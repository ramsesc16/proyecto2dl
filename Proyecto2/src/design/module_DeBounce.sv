==> flow/design.v <==
module module_DeBounce #(
    parameter integer STABLE_CYCLES = 1000  
)(
    input  logic clk,
    input  logic rst_n,      
    input  logic btn_async,  
    output logic btn_level,  
    output logic btn_pulse   
);
    logic sync_ff0, sync_ff1;
    always_ff @(posedge clk or negedge rst_n) begin
        if (!rst_n) begin
            sync_ff0 <= 1'b0;
            sync_ff1 <= 1'b0;
        end else begin
            sync_ff0 <= btn_async;
            sync_ff1 <= sync_ff0;
        end
    end
    logic [$clog2(STABLE_CYCLES+1)-1:0] stable_cnt;
    logic candidate;
    assign candidate = sync_ff1;
    always_ff @(posedge clk or negedge rst_n) begin
        if (!rst_n) begin
            stable_cnt <= '0;
            btn_level  <= 1'b0;
            btn_pulse  <= 1'b0;
        end else begin
            btn_pulse <= 1'b0;  
            if (candidate == btn_level) begin
                stable_cnt <= '0;
            end else begin
                if (stable_cnt >= STABLE_CYCLES - 1) begin
                    btn_level <= candidate;
                    stable_cnt <= '0;
                    if (candidate == 1'b1)
                        btn_pulse <= 1'b1;
                end else begin
                    stable_cnt <= stable_cnt + 1'b1;
                end
            end
        end
    end
endmodule
Tool chain data of module_DeBounce
What the tools print for module_DeBounce, step after step. Line numbers count from 1 in the design file above. Library cell names are shortened. The mark -- stands for no value.

Top: module_DeBounce. Clock input: clk. Library: sky130hd. Corner: tt_025C_1v80.

Word level
Source: Yosys, flattened and elaborated, memories not mapped. Widths are those after wreduce. Registers that Yosys merges into a memory's read port (data or address) are not register bits. Print and check cells do not count. Equal cells are merged and count once.

The figure for bits in registers is 14.

The entry for add/sub/neg operators reads 1. $lt $le $gt $ge: 1. The entry for equality and inequality tests reads 1. Muxes and demuxes: 5. The figure for bitwise logic cells is 1. Under reduce/logical cells stands 1.

Operators with widths (number): two-way mux 10 bit (2); adder 10 x 1 -> 10 bit with constant B (1); >= comparator 10 bit with constant B (1); two-way mux 1 bit (3); AND reduction 2 bit (1); equality test 1 bit (1); inverter 1 bit (1).

Depth
Longest topological path by Yosys (ltp), each cell counted once; first at word level (registers and memories cut), then after technology mapping (sequential cells cut; the memories' decode and read muxes count).

Depth after elaboration: 3. For ABC_AREA the number is 0. For depth in mapped cells the number is 4. The figure for mapped depth without buffers is 4.

After synthesis
Source: synth_stat.txt of the flow (Yosys; design flattened, memories mapped). It holds for the ABC_AREA given above (unset counts as 0); a run with the other value may have another netlist. The area totals of this step are shown rounded.

The figure for cells in the netlist is 57. The entry for synthesis area reads 629.4 µm². The figure for flip-flops is 14. Under buffer cells stands 0.

Cells by type (number): dfrtp_1 (14); xor2_1 (3); nand3_1 (4); nand2_1 (5); xnor2_1 (2); a21oi_1 (3); mux2_4 (1); nor2_1 (4); or3_2 (2); a211oi_2 (1); a31oi_1 (2); ha_1 (1); nand4_1 (2); or3_1 (2); or3_4 (1); o21ai_0 (2); o221ai_1 (1); inv_1 (2).

Not listed: further types 5, cells in them 5.

Path before layout
Path of least setup slack by OpenSTA after synthesis, without wires, with an ideal clock, recovery checks aside; 20% of the period is set as input and as output delay. Where synthesis merged equal registers, the netlist keeps one of their names.

Path type: flip-flop to flip-flop. Start: register stable_cnt[0]. End: register btn_level. Period: 2.05 ns. The figure for time at the first pin is 0.000 ns. The entry for arrival time reads 1.400 ns. The entry for required time reads 1.925 ns. The entry for setup slack reads 0.525 ns. The entry for path delay reads 1.525 ns. For driving pins on the path the number is 5. Under path buffers stands 0. For period reached after synthesis the number is 1.525 ns.

"path delay" is the arrival time less input delay plus setup time. "driving pins on the path": output pins that drive a net of the path, with the launching flip-flop's if there is one; two outputs of one cell count as two. "period reached after synthesis" is the clock period less the worst setup slack; recovery checks do not enter. This is arithmetic on one report: input and output delays are still those of the set period (20% each). Between the ends stands the longest chain of elaborated cells between them, by number of cells; it is not shown to be the way that was timed. Of several equally long chains one is given. Each line given opens the expression or statement behind the cell; cells for indexed reads and writes are added by Yosys, which also makes memories of some case tables. A register here has more assigning lines than the two given.

Path through: dfrtp_1 -> ha_1 -> a211oi_2 -> or3_4 -> mux2_4. The entry for length of the longest elaborated chain reads 2. Under elaborated cells between the ends (all ways) stands 2. RTL lines with such cells: 1.

RTL lines, path post-synthesis: start: declaration (RTL line 20) `logic [$clog2(STABLE_CYCLES+1)-1:0] stable_cnt;`; start: assignment (RTL line 25) `stable_cnt <= '0;`; start: assignment (RTL line 39) `stable_cnt <= stable_cnt + 1'b1;`; >= comparator 10 bit (RTL line 33) `if (stable_cnt >= STABLE_CYCLES - 1) begin`; AND reduction 2 bit; end: assignment (RTL line 26) `btn_level  <= 1'b0;`; end: assignment (RTL line 34) `btn_level <= candidate;`; end: declaration (RTL line 7) `output logic btn_level,`.

Worst path after layout
Path of least setup slack in the final report of entry B (OpenROAD, finished layout, wires in). Where an end is a register, its clock arrival counts in the times.

Path type: flip-flop to flip-flop. Start: register stable_cnt[1]. End: register btn_level. Period: 1.03 ns. The figure for time at the first pin is 0.27 ns. The entry for arrival time reads 1.67 ns. The entry for required time reads 1.19 ns. The entry for setup slack reads -0.48 ns. For driving pins on the path the number is 6. Under path buffers stands 1.

Between the ends stands the longest chain of elaborated cells between them, by number of cells; it is not shown to be the way that was timed. Of several equally long chains one is given. A register here has more assigning lines than the two given.

Path through: dfrtp_1 -> ha_4 -> a211oi_4 -> buf_4 -> or3_4 -> mux2_4. The entry for length of the longest elaborated chain reads 2. Under elaborated cells between the ends (all ways) stands 2. RTL lines with such cells: 1.

RTL lines, path after layout: start: declaration (RTL line 20) `logic [$clog2(STABLE_CYCLES+1)-1:0] stable_cnt;`; start: assignment (RTL line 25) `stable_cnt <= '0;`; start: assignment (RTL line 39) `stable_cnt <= stable_cnt + 1'b1;`; >= comparator 10 bit (RTL line 33) `if (stable_cnt >= STABLE_CYCLES - 1) begin`; AND reduction 2 bit; end: assignment (RTL line 26) `btn_level  <= 1'b0;`; end: assignment (RTL line 34) `btn_level <= candidate;`; end: declaration (RTL line 7) `output logic btn_level,`.

FLOW RESULTS
============

2 stored runs of module_DeBounce in the flow (synthesis by Yosys, layout by OpenROAD, sky130hd cells), in arbitrary order. Constraints: input delay and output delay 20% of the set period each, output load 0.01 pF. "clock period achieved" is the run's clock period less its worst setup slack. It is reckoned from that one timing run; input and output delays stay at 20% of the period that was set. "overall power" is the tool's figure for a default switching activity; nothing was simulated. Measured values are rounded.

Entry A has these settings: period_ns 1.13; CORE_UTILIZATION 70; PLACE_DENSITY_LB_ADDON 0.12; CORE_MARGIN 9; GPL_ROUTABILITY_DRIVEN 1; CAP_MARGIN 25; MAX_ROUTING_LAYER met5; SLEW_MARGIN 20. Outcome: no final report: floorplanning broke off with PDN-0185.

Entry B has these settings: period_ns 1.03; CORE_UTILIZATION 25; PLACE_DENSITY_LB_ADDON 0.02; HOLD_SLACK_MARGIN -0.07; ABC_AREA 0; MIN_ROUTING_LAYER met2; CAP_MARGIN 20; CORE_MARGIN 2; SLEW_MARGIN 20. The chip area in the Yosys report comes to 629.4 µm². For the die size the run shows 2935 µm². For the area of the standard cells in the finished layout the run shows 987.2 µm². The setup slack of the worst path comes to -0.477 ns. The total negative slack reads -4.670 ns. The measured overall power is 1.001 mW. The clock period achieved is 1.507 ns.
